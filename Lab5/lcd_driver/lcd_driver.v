==> flow/design.v <==
`timescale 1ns / 1ps
module LCD_top(clk,LCD_RS,LCD_E,LCD_W,data);
  output wire LCD_RS,LCD_E,LCD_W;
  output wire [3:0] data;
  input clk;
  reg [127:0] LINE1,LINE2;
  lcd_driver driverm(.clk(clk),.LINE1("WELCOME TO CSE  "),.LINE2("I.I.T. KANPUR   "),.LCD_RS(LCD_RS),.LCD_E(LCD_E),.LCD_W(LCD_W),.data(data));
  initial begin
  end
endmodule  
module lcd_driver ( clk, LINE1,LINE2,LCD_RS,LCD_E,LCD_W,data);
  input clk;
  input [127:0] LINE1,LINE2;
  output wire LCD_RS,LCD_E,LCD_W;
  output wire [3:0] data;
  wire [22:0] addr;
  wire [6:0] state;
  wire [1:0] counter;
  reg [22:0] addr_q,addr_d;
  reg [1:0] counter_q,counter_d;
  reg [6:0] state_q,state_d;
  reg [55:0] config_data;
  reg [0:319] mdata;
  wire rst,inc,operation;
  reg [8:0] lindex,rindex,r1index,l1index;
  reg RS_Signal;
  reg [3:0] data_out;
  LCD_base_driver driver(.RS_Signal(RS_Signal),.data_in(data_out),.counter(counter_q),.LCD_E(LCD_E),.LCD_W(LCD_W),.LCD_RS(LCD_RS),.data(data));
  assign state=state_q;
  assign addr=addr_q;
  assign counter=counter_q;
  assign process=(state<81);
  assign rst= (addr==1000000);
  assign inc= (counter==2'b00);
  assign operation = (state<4'd14) || state==6'd47 || state==6'd48;
  initial begin
    addr_q=23'd0;
    addr_d=23'd0;
    state_q=2'd0;
    counter_q=2'd0;
    data_out=4'h0;
    RS_Signal=1'b0;
  end
  always @(*) begin
    addr_d=addr_q+1'b1;
    counter_d=counter_q+1'b1;
    lindex=state_q<<2;
    rindex=lindex+2'b11;
	 l1index=lindex+2'b01;
	 r1index=lindex+2'b10;
    config_data=56'h333228060C0180;
    mdata={{config_data[55:0]},{LINE1[127:0]},{8'hC0},{LINE2[127:0]}};
	 if(process)
      state_d=state_q+1'b1;
	 else
	   state_d=7'd0;
  end
  always @(posedge clk) begin
    if (rst) begin
      addr_q<=27'd0;
      counter_q<=counter_d;
      if(inc) 
        state_q<=state_d;
    end
    else begin
      addr_q<=addr_d;
    end
  end
  always @(posedge clk) begin
    data_out[0]=mdata[rindex];
	 data_out[3]=mdata[lindex];
	 data_out[1]=mdata[r1index];
	 data_out[2]=mdata[l1index];
    RS_Signal= ~operation;
  end
endmodule
module LCD_base_driver(RS_Signal,data_in,counter,LCD_E,LCD_W,LCD_RS,data);
  input RS_Signal;
  input [1:0] counter;
  input [3:0] data_in;
  output wire LCD_RS,LCD_E,LCD_W;
  output wire [3:0] data; 
  reg LCD_RSr,LCD_Er;
  reg [3:0] datar;
  assign LCD_RS=LCD_RSr;
  assign LCD_E=LCD_Er;
  assign LCD_W=1'b0;
  assign data=datar;
  always @(RS_Signal or counter or data_in)
    case(counter)
      2'd0:begin
             LCD_Er=0;
             LCD_RSr=0;
             datar=data_in;
           end
      2'd1:begin
             LCD_Er=0;
             LCD_RSr=RS_Signal;
             datar=data_in;
           end
      2'd2:begin
             LCD_Er=1;
             LCD_RSr=RS_Signal;
             datar=data_in;
           end
      2'd3:begin
             LCD_Er=0;
             LCD_RSr=RS_Signal;
             datar=data_in;
           end
    endcase
endmodule     
# == Tool chain data of LCD_top ==
# The steps from the RTL of LCD_top to its reports follow in flow order.
# Line numbers count from 1 in the design file above.
# Operators: Yosys type, input widths -> output width; for muxes data width and select width s.
# The mark -- stands for no value.
# inputs
design,LCD_top
clock,clk
library,sky130hd
pvt_corner,tt_025C_1v80

# == Word level ==
# Counts by Yosys on the flattened word-level netlist (proc, flatten, opt, wreduce; memories kept). Register bits leave out memories and registers merged into their read ports (data or address); mux counts leave out enables and synchronous resets folded into registers. Print and check cells are left out. Cells with the same type and inputs are merged into one.
# classes
n_addsub,10
n_mul,0
n_div,0
n_cmp,2
equal,6
shift,4
muxes,3
n_logic,1
n_reduce_logical,7
# op_table
op,count
$shiftx 320x32->1 const A,4
$sub 9x9->10 const A,4
$add 23x1->23 const B,1
$eq 23x20->1 const B,1
$add 9x2->9 const B,2
$eq 7x6->1 const B,2
$add 9x1->9 const B,1
$add 7x1->7 const B,1
$lt 7x4->1 const B,1
$lt 7x7->1 const B,1
$reduce_or 3->1,2
$eq 2x2->1 const B,2
$reduce_or 4->1,1
$mux 4,1
$pmux 1 s2,2
$logic_or 1x1->1,2
$add 2x1->2 const B,1
$eq 2x1->1 const B,1
$logic_not 2->1,1
$reduce_and 2->1,1
$not 1->1,1
# bits
ff_bits,37
latch_bits,0
ramBits,0
rom_bits,0
clocked_rd_ports_x_width,0
memories,0
out_inout_bits,7

# == Longest topological paths ==
# Longest topological path by Yosys (ltp), each cell counted once; first at word level (registers and memories cut), then after technology mapping (sequential cells cut; the memories' decode and read muxes count).
# logic_depth
word_depth,4
abc_area,0
mapped_depth,7
depth_no_buf,6

# == After synthesis ==
# Source: synth_stat.txt of the flow (Yosys; design flattened, memories mapped). It holds for the ABC_AREA given above (unset counts as 0); a run with the other value may have another netlist.
# by_type
cell_type,count
sky130_fd_sc_hd__dfxtp_1,28
sky130_fd_sc_hd__edfxtp_1,9
sky130_fd_sc_hd__xnor2_1,15
sky130_fd_sc_hd__ha_1,10
sky130_fd_sc_hd__nor2_1,21
sky130_fd_sc_hd__o21ai_0,14
sky130_fd_sc_hd__nand2_1,17
sky130_fd_sc_hd__xor2_1,7
sky130_fd_sc_hd__nor2b_1,9
sky130_fd_sc_hd__a21oi_1,10
sky130_fd_sc_hd__inv_1,13
sky130_fd_sc_hd__nand3_1,9
sky130_fd_sc_hd__clkbuf_1,11
sky130_fd_sc_hd__nor3_1,8
sky130_fd_sc_hd__nand2b_1,6
sky130_fd_sc_hd__nand4_1,5
sky130_fd_sc_hd__or3_1,5
sky130_fd_sc_hd__nor3b_1,4
# Not listed: further types 35, cells in them 55.
# mapped
mapped_cells,256
area_mm2,0.0022159
ff_cells,37
buffers,14
# The figures by module come from a second, unflattened synthesis with its own total; it is not the netlist above.
# unflattened
cells_unflattened,488
area_unflattened_mm2,0.0042303
# Rows give one instance, submodules left out.
# by_module
module,n_inst,cells,area_mm2,seq_area_mm2
lcd_driver,1,478,0.0041677,0.0008308
LCD_base_driver,1,8,0.0000551,0
LCD_top,1,2,0.0000075,0

# == Timing after synthesis ==
# OpenSTA on the mapped netlist: ideal clock, no wires. The path of least setup slack (recovery checks aside). Input and output delay are each 20% of the period. Register names are those of the netlist, which keeps one name where synthesis merged equal registers.
# synth_path
path_type,register to register
startpoint,register driverm.addr_q[0]
endpoint,register driverm.state_q[0]
tclk_ns,2.54
arrival_time_ns,1.594
t_required_ns,2.214
path_slack_ns,0.620
path_delay_ns,1.920
path_stages,7
n_path_buf,0
synth_period_reached_ns,1.92
# "path_delay_ns" is the arrival time less input delay plus setup time.
# "path_stages": output pins that drive a net of the path, with the launching flip-flop's if there is one; two outputs of one cell count as two.
# "synth_period_reached_ns" = period - worst setup slack (recovery checks aside). The figure is calculated, with input and output delays left at 20% of the set period.
# Between the ends stands the longest chain of elaborated cells between them, by number of cells; it is not shown to be the way that was timed. Of several equally long chains one is given.
# Each line given opens the expression or statement behind the cell; cells for indexed reads and writes are added by Yosys, which also makes memories of some case tables.
# synth_between
cell_sequence,sky130_fd_sc_hd__dfxtp_1 > sky130_fd_sc_hd__inv_1 > sky130_fd_sc_hd__ha_1 > sky130_fd_sc_hd__nor4b_1 > sky130_fd_sc_hd__nand4b_1 > sky130_fd_sc_hd__nor2_1 > sky130_fd_sc_hd__and2_1
elab_chain_cells,2
cells_between,2
cone_lines,1
classes_between,eq/ne (1); reduce/logical (1)
# synth_rtl
element,line_no,text
start: declaration,19,"reg [22:0] addr_q,addr_d;"
start: assignment,60,addr_q<=27'd0;
start: assignment,66,addr_q<=addr_d;
$eq 23x20->1,33,assign rst= (addr==1000000);
$reduce_and 2->1,--,
end: assignment,63,state_q<=state_d;
end: declaration,21,"reg [6:0] state_q,state_d;"
# Nets of the timed path that keep an RTL name, with a line that drives or declares them; the list need not be complete.
# synth_nets
net,line_no,text
driverm.addr_d[0],45,addr_d=addr_q+1'b1;

# == Worst path after layout ==
# From the final timing report of record 1: the path of least setup slack in the routed layout; clock arrival at registers is part of the times.
# layout_path
path_type,register to register
startpoint,register driverm.state_q[0]
endpoint,register driverm.RS_Signal
tclk_ns,2.32
arrival_time_ns,2.30
t_required_ns,2.55
path_slack_ns,0.25
path_stages,6
n_path_buf,0
# Between the ends stands the longest chain of elaborated cells between them, by number of cells; it is not shown to be the way that was timed. Of several equally long chains one is given.
# layout_between
cell_sequence,sky130_fd_sc_hd__edfxtp_1 > sky130_fd_sc_hd__inv_1 > sky130_fd_sc_hd__ha_1 > sky130_fd_sc_hd__a31o_2 > sky130_fd_sc_hd__a222oi_1 > sky130_fd_sc_hd__or2_2
elab_chain_cells,4
cells_between,6
cone_lines,2
classes_between,compare (1); eq/ne (2); logic (1); reduce/logical (2)
# layout_rtl
element,line_no,text
start: declaration,21,"reg [6:0] state_q,state_d;"
start: assignment,63,state_q<=state_d;
$lt 7x4->1,35,assign operation = (state<4'd14) || state==6'd47 || state==6'd48;
$logic_or 1x1->1 (2 in a row),35,
$not 1->1,74,RS_Signal= ~operation;
end: assignment,74,
end: declaration,26,reg RS_Signal;

# Module LCD_top, platform sky130hd: 2 stored runs of the flow (Yosys, OpenROAD) with differing settings, in no particular order. Input and output delays are each 20% of the period that was set; the output load is 0.01 pF.
# "achievedPeriod_ns": clock period set for the run, less the worst setup slack. It is reckoned from that one timing run; input and output delays stay at 20% of the period that was set.
# "worst_path_allowed_less_slack_ns" = time allowed to the worst setup path (clock period - input delay - output delay, where it has them) - its slack; a late launch clock adds to it, a late capture clock takes from it.
# Settings: . = not set for that run.
run name,period_ns,CORE_UTILIZATION,CELL_PAD_IN_SITES_GLOBAL_PLACEMENT,CTS_CLUSTER_SIZE,CTS_CLUSTER_DIAMETER,CAP_MARGIN,SLEW_MARGIN,MIN_ROUTING_LAYER,MAX_ROUTING_LAYER,CORE_MARGIN,SETUP_SLACK_MARGIN,PLACE_DENSITY_LB_ADDON,CORE_ASPECT_RATIO,GPL_TIMING_DRIVEN,GPL_ROUTABILITY_DRIVEN,fin_ws_ns,synthArea_mm2,achievedPeriod_ns,final_stdcell_area_mm2,design_die_area_mm2,worst_path_allowed_less_slack_ns,critical_path_kind
record 1,2.32,41,3,66,197,30,40,met1,met4,2,.,.,.,.,.,0.248,0.0022159,2.072,0.0024774,0.0060086,2.07,register to register
record 2,3.26,28,.,20,383,20,20,met2,.,2,0.59,0.03,0.77,0,0,0.820,0.0022159,2.440,0.0025037,0.0086475,2.44,register to register
