==> flow/design.v <==
`timescale 1ns / 1ps
module lab9( clk,led);
	 input clk;
	 reg [31:0] memory [0:13];
	 reg [7:0] register [0:31];
	 reg [7:0] data_mem [0:10];
	 reg [4:0] temp1;
	 reg [4:0] temp2;
	 reg [4:0] temp3;
	 reg [7:0] temp4;
	 output reg [7:0] led;
	 reg [2:0] state;
		integer k;
	 reg [7:0] pc;
	 reg [5:0] opcode;
	 reg [5:0] fun;
	 initial begin
		pc= 8'b00001100;
		state=0;
		memory[0]<= 32'b00100100000000100000000000000000;
		memory[1]<= 32'b00100100000000110000000000000000;
		memory[2]<= 32'b00000000001000110010000000101010;
		memory[3]<= 32'b00010000000001000000000000001000;
		memory[4]<= 32'b00100100000001010000000000001010;
		memory[5]<= 32'b00010000101000110000000000000110;
		memory[6]<= 32'b10001100011001100000000000000000;
		memory[7]<= 32'b00000000010000100011000000100001;
		memory[8]<= 32'b00100100011000110000000000000001;
		memory[9]<= 32'b00000000001000110010000000101010;
		memory[10]<=32'b00010100000001001111111111111011;
		memory[11]<=32'b00000011111000000000000000001000;
		memory[12]<=32'b10001100000000010000000000001010;
		memory[13]<=32'b00001100000000000000000000000000;
		data_mem[0]<= 00000000;
		data_mem[1]<= 00000001;
		data_mem[2]<= 00000010;
		data_mem[3]<= 00000011;
		data_mem[4]<= 00000100;
		data_mem[5]<= 00000101;
		data_mem[6]<= 00000110;
		data_mem[7]<= 00000111;
		data_mem[8]<= 00001000;
		data_mem[9]<= 00001001;
		data_mem[10]<= 00001000;
	end
	initial begin
		for(k=0; k<32; k = k+1)begin
			register[k]<=0;
		end
	end
	 reg [31:0] present;
	always@(posedge clk)begin
		if (state==0)begin
			present <= memory[pc];
			state <=1;
			pc <= pc +1;
		end
		else if (state ==1)begin
				opcode <= present[31:26];
				temp1 <= present[25:21];  
				temp2 <= present[20:16];  
				temp4 <= present[7:0];  
				temp3 <= present[15:11];
				fun <= present[5:0];
				state <=2;
		end
		else if ( state ==2)begin
			if(opcode == 6'b100011)begin  
				register[10] <= data_mem[10];
				register[3] <= data_mem[temp1];
				register[temp2]<= register[temp1+temp4];
				if(pc ==12)begin 
					opcode <= 6'b000011;
				end
				else begin
					state <=0;
				end
			end
			if(opcode == 6'b000011)begin
				pc <=0;
				state <=0;
			end
			if(opcode== 6'b001001) begin
				register[temp2]<= register[temp1] + temp4;
				if (pc <5)begin
					pc <= pc +1;
				end
				state <= 0;
			end
			if (opcode ==6'b000000 && fun == 6'b101010) begin
				if(register[temp2] < register[temp1])begin
					register[temp3]<= 8'b00000001;
				end
				else begin
					register[temp3]<= 8'b00000000;
				end
				state <=0;
			end
			if(opcode== 6'b000100)begin
				if(register[temp2] == register[temp1])begin
					if(temp4==8'b00001000)begin
						pc <=11;
						state <=0;
					end 
					else begin
						state <=0;
					end
				end
				else begin
					if(temp4==8'b00000110)begin
					state <=3;
					end
				end
			end
			if (opcode ==6'b000000 && fun == 6'b100001)begin
				register[temp3] <= register[temp1]+register[temp2];
				state <=0;
			end
			if(opcode == 6'b000101)begin
				if( register[temp1]== register[temp2])begin
					 pc <=5;
					 state <=0;
				end
				state <=0;
			end
		end
		else if ( state ==3)begin
			led <= register[2];
		end
	end
endmodule
---- Step by step through the tools: lab9 ----
What the tools print for lab9, step after step.
Line numbers count from 1 in the design file above.
Cell names lack the library's common part.
Not given: n/a
inputs
  top ..................................... lab9
  clock input ............................. clk
  library ................................. sky130hd
  corner .................................. tt_025C_1v80

---- Elaborated design ----
Yosys after proc, flatten, opt, wreduce and memory -nomap, before mapping. Print and check cells are not counted.
Yosys's memory passes give these memory sizes; they may raise the number of words (mostly to a power of two), join words into wider ones and drop unused or constant bits.
operators by class
  add/subtract/negate cells ............... 4
  magnitude comparators ................... 2
  equality and inequality tests ........... 16
  multiplexer cells ....................... 78
  bitwise logic cells ..................... 6
  reduce/logical cells .................... 14
operators by type and width
  cell                                                         number
  two-way mux 8 bit                                            35
  two-way mux 3 bit                                            10
  two-way mux 6 bit                                            4
  two-way mux 1 bit                                            23
  equality test 6 bit (second input constant)                  3
  equality test 8 x 4 -> 1 bit (second input constant)         2
  adder 8 bit                                                  2
  equality test 8 bit                                          2
  two-way mux 5 bit                                            3
  equality test 6 x 3 -> 1 bit (second input constant)         2
  nonzero test 2 bit                                           4
  AND reduction 4 bit                                          2
  adder 8 x 1 -> 8 bit (second input constant)                 1
  less-than comparator 8 x 3 -> 1 bit (second input constant)  1
  equality test 8 x 3 -> 1 bit (second input constant)         1
  less-than comparator 8 bit                                   1
  OR reduction 8 bit                                           1
  equality test 3 x 2 -> 1 bit (second input constant)         2
  equality test 6 x 2 -> 1 bit (second input constant)         1
  equality test 6 x 4 -> 1 bit (second input constant)         1
  logical NOT 6 bit                                            1
  adder 5 bit                                                  1
  AND reduction 2 bit                                          2
  two-way mux 4 bit                                            1
  two-way mux 2 bit                                            2
  bitwise OR 1 bit                                             3
  NOT 1 bit                                                    3
  equality test 3 x 1 -> 1 bit (second input constant)         1
Other operator kinds: 4; their cells: 5.
word-level totals
  register bits ........................... 78
  bits in writable memories ............... 256
  bits in read-only memories .............. 483
  word width x clocked read ports ......... 60
  memories ................................ 3
  input bits .............................. 1
  output and inout port bits .............. 8
memory list
  name      depth  width  read ports  wr ports  RTL line  text
  memory    14     29     1           0         4         reg [31:0] memory [0:13];
  register  32     8      4           3         5         reg [7:0] register [0:31];
  data_mem  11     7      2           0         6         reg [7:0] data_mem [0:10];

---- Longest topological paths ----
Yosys ltp: most cells in a row. Word level: on the elaborated netlist, between registers, memories and ports. Mapped: between sequential cells and ports; inverters and the memories' decode and read muxes count.
logic depth
  depth after elaboration ................. 13
  ABC_AREA ................................ 0
  depth in mapped cells ................... 24

---- After synthesis ----
The flow's flattened synthesis, as Yosys stat reports it; memories are mapped. The netlist is that of the ABC_AREA named above (0 if unset); the other value can give another one.
mapped netlist
  mapped cells ............................ 1263
  synthesis area .......................... 16135.5 µm²
  mapped flip-flops ....................... 322
  buffer cells ............................ 70
cells by type
  cell      number  area in all (µm²)
  edfxtp_1  310     9.31E+03
  nand2_1   148     555.533
  mux2i_1   54      540.518
  mux4_2    22      495.475
  mux2_2    38      427.91
  ha_1      33      412.896
  nand2b_1  60      375.36
  a22oi_1   42      315.302
  a21oi_1   62      310.298
  a211oi_1  33      247.738
  dfxtp_1   12      240.23
  nor2_1    60      225.216
  a32o_1    22      220.211
  clkbuf_1  41      153.898
  inv_1     40      150.144
  o21ai_0   27      135.13
  o21ai_1   27      135.13
  o221ai_1  14      122.618
Not listed: further types 57, cells in them 218.

---- Path before layout ----
OpenSTA on the mapped netlist: ideal clock, no wires. The path of least setup slack (recovery checks aside). Input and output delay are each 20% of the period. Register names are those of the netlist, which keeps one name where synthesis merged equal registers.
path post-synthesis
  kind .................................... register to register
  start ................................... reg temp1[1]
  end ..................................... mem register[10][2]
  clock period ............................ 11.0 ns
  setup time .............................. 0.467 ns
  launch time at the first pin ............ 0.000 ns
  arrival time ............................ 4.901 ns
  data required time ...................... 10.533 ns
  slack ................................... 5.632 ns
  delay of the path ....................... 5.368 ns
  stages .................................. 15
  period reached after synthesis .......... 5.368 ns
"delay of the path" is the arrival time less input delay plus setup time.
"stages" counts driving pins, that of a launching flip-flop among them; a cell with two outputs on the path counts twice.
"period reached after synthesis" is the clock period less the worst setup slack; recovery checks do not enter. This is arithmetic on one report: input and output delays are still those of the set period (20% each).
The rows between start and end are the longest chain of elaborated cells between them; the timing report does not say that the signal goes this way. Where chains are equally long, one stands for them.
Each line given opens the expression or statement behind the cell; cells for indexed reads and writes are added by Yosys, which also makes memories of some case tables.
The chain passes a memory read, where the word-level depth is cut; so it can be longer than that depth.
on the way, post-synthesis
  path through ............................ edfxtp_1 > inv_1 > fa_1 > clkbuf_1 > nand2_1 > o21ai_2 > clkbuf_1 > a32o_1 > o21ai_0 > nand2_1 > nor2_1 > ha_1 > fa_1 > xnor2_1 > nor3_1
  length of the longest elaborated chain .. 7
ends and longest elaborated chain, post-synthesis
  item                      RTL line  text
  start: declaration        7         reg [4:0] temp1;
  start: assignment         60        temp1 <= present[25:21];
  adder 5 bit               71        register[temp2]<= register[temp1+temp4];
  memory read (32 x 8 bit)  5         reg [7:0] register [0:31];
  two-way mux 8 bit         68        if(opcode == 6'b100011)begin
  two-way mux 8 bit         67        else if ( state ==2)begin
  two-way mux 8 bit         58        else if (state ==1)begin
  two-way mux 8 bit         53        if (state==0)begin
  two-way mux 8 bit         n/a
  end: declaration          5

---- Timing after layout ----
From the final timing report of stored run 1: the path of least setup slack in the routed layout; clock arrival at registers is part of the times.
path post-layout
  kind .................................... register to register
  start ................................... reg (no name shown)
  end ..................................... reg pc[7]
  clock period ............................ 10.5 ns
  setup time .............................. 0.25 ns
  launch time at the first pin ............ 0.56 ns
  arrival time ............................ 7.91 ns
  data required time ...................... 10.81 ns
  slack ................................... 2.90 ns
  stages .................................. 17
At most two assigning lines are given for a register; there are more.
on the way, post-layout
  path through ............................ edfxtp_1 > inv_1 > fa_1 > clkbuf_1 > nand2_1 > o21ai_2 > clkbuf_1 > a221oi_1 > o221ai_1 > inv_1 > ha_1 > nor4b_1 > nand4_1 > nor4_1 > nor3_1 > o21ai_0 > o21ai_0
ends and longest elaborated chain, post-layout
  item              RTL line  text
  end: assignment   56        pc <= pc +1;
  end: assignment   86        pc <= pc +1;
  end: declaration  14        reg [7:0] pc;
Chain of elaborated cells between the ends: none given.

--- measured runs ---
Measured results for lab9: 2 stored runs of the Yosys and OpenROAD flow on sky130hd. The settings differ; the order carries no meaning. The constraints put input and output delay at 20% of the set period each and load the outputs with 0.01 pF.
"period achieved" means the clock period less the worst setup slack. The figure is calculated, with input and output delays left at 20% of the set period.
"time used up by the worst setup path": the worst setup path's part of the clock period (all of it between registers, 20% less for each end at a port) less its slack. A launch clock that arrives late makes it longer, a capture clock that arrives late makes it shorter.
By "power consumption" is meant OpenSTA's value without simulated activity: inputs other than the clock are taken to toggle once in ten clock periods, and the tool carries that through the logic.

---- stored run 1 ----
settings
  period_ns = 10.5
  CORE_UTILIZATION = 66
  SETUP_SLACK_MARGIN = 2.25
  PLACE_DENSITY_LB_ADDON = 0.1
  HOLD_SLACK_MARGIN = 0.1
  GPL_TIMING_DRIVEN = 0
  CAP_MARGIN = 10
  SLEW_MARGIN = 10
  MAX_ROUTING_LAYER = met5
  CORE_MARGIN = 2
results
  worst setup slack after layout .......... 2.899 ns
  final utilization ....................... 0.762
  post-route setup TNS .................... 0.000 ns
  standard-cell area of the final layout .. 18431.4 µm²
  netlist area reported by Yosys .......... 16135.5 µm²
  area of the die ......................... 25713.7 µm²
  period achieved ......................... 7.601 ns
  time used up by the worst setup path .... 7.60 ns
  worst setup path kind ................... register to register
  smallest hold slack ..................... 0.420 ns
  power consumption ....................... 0.002634 W

---- stored run 2 ----
settings
  period_ns = 5.38
  CORE_UTILIZATION = 54
  PLACE_DENSITY = 0.53
  CORE_ASPECT_RATIO = 1.47
  CELL_PAD_IN_SITES_GLOBAL_PLACEMENT = 3
  TNS_END_PERCENT = 15
  GPL_ROUTABILITY_DRIVEN = 0
  CTS_CLUSTER_DIAMETER = 367
  MAX_ROUTING_LAYER = met4
  CAP_MARGIN = 20
  CORE_MARGIN = 2
  SLEW_MARGIN = 20
results
  stopped before the end: placement reported GPL-0301
--- end ---
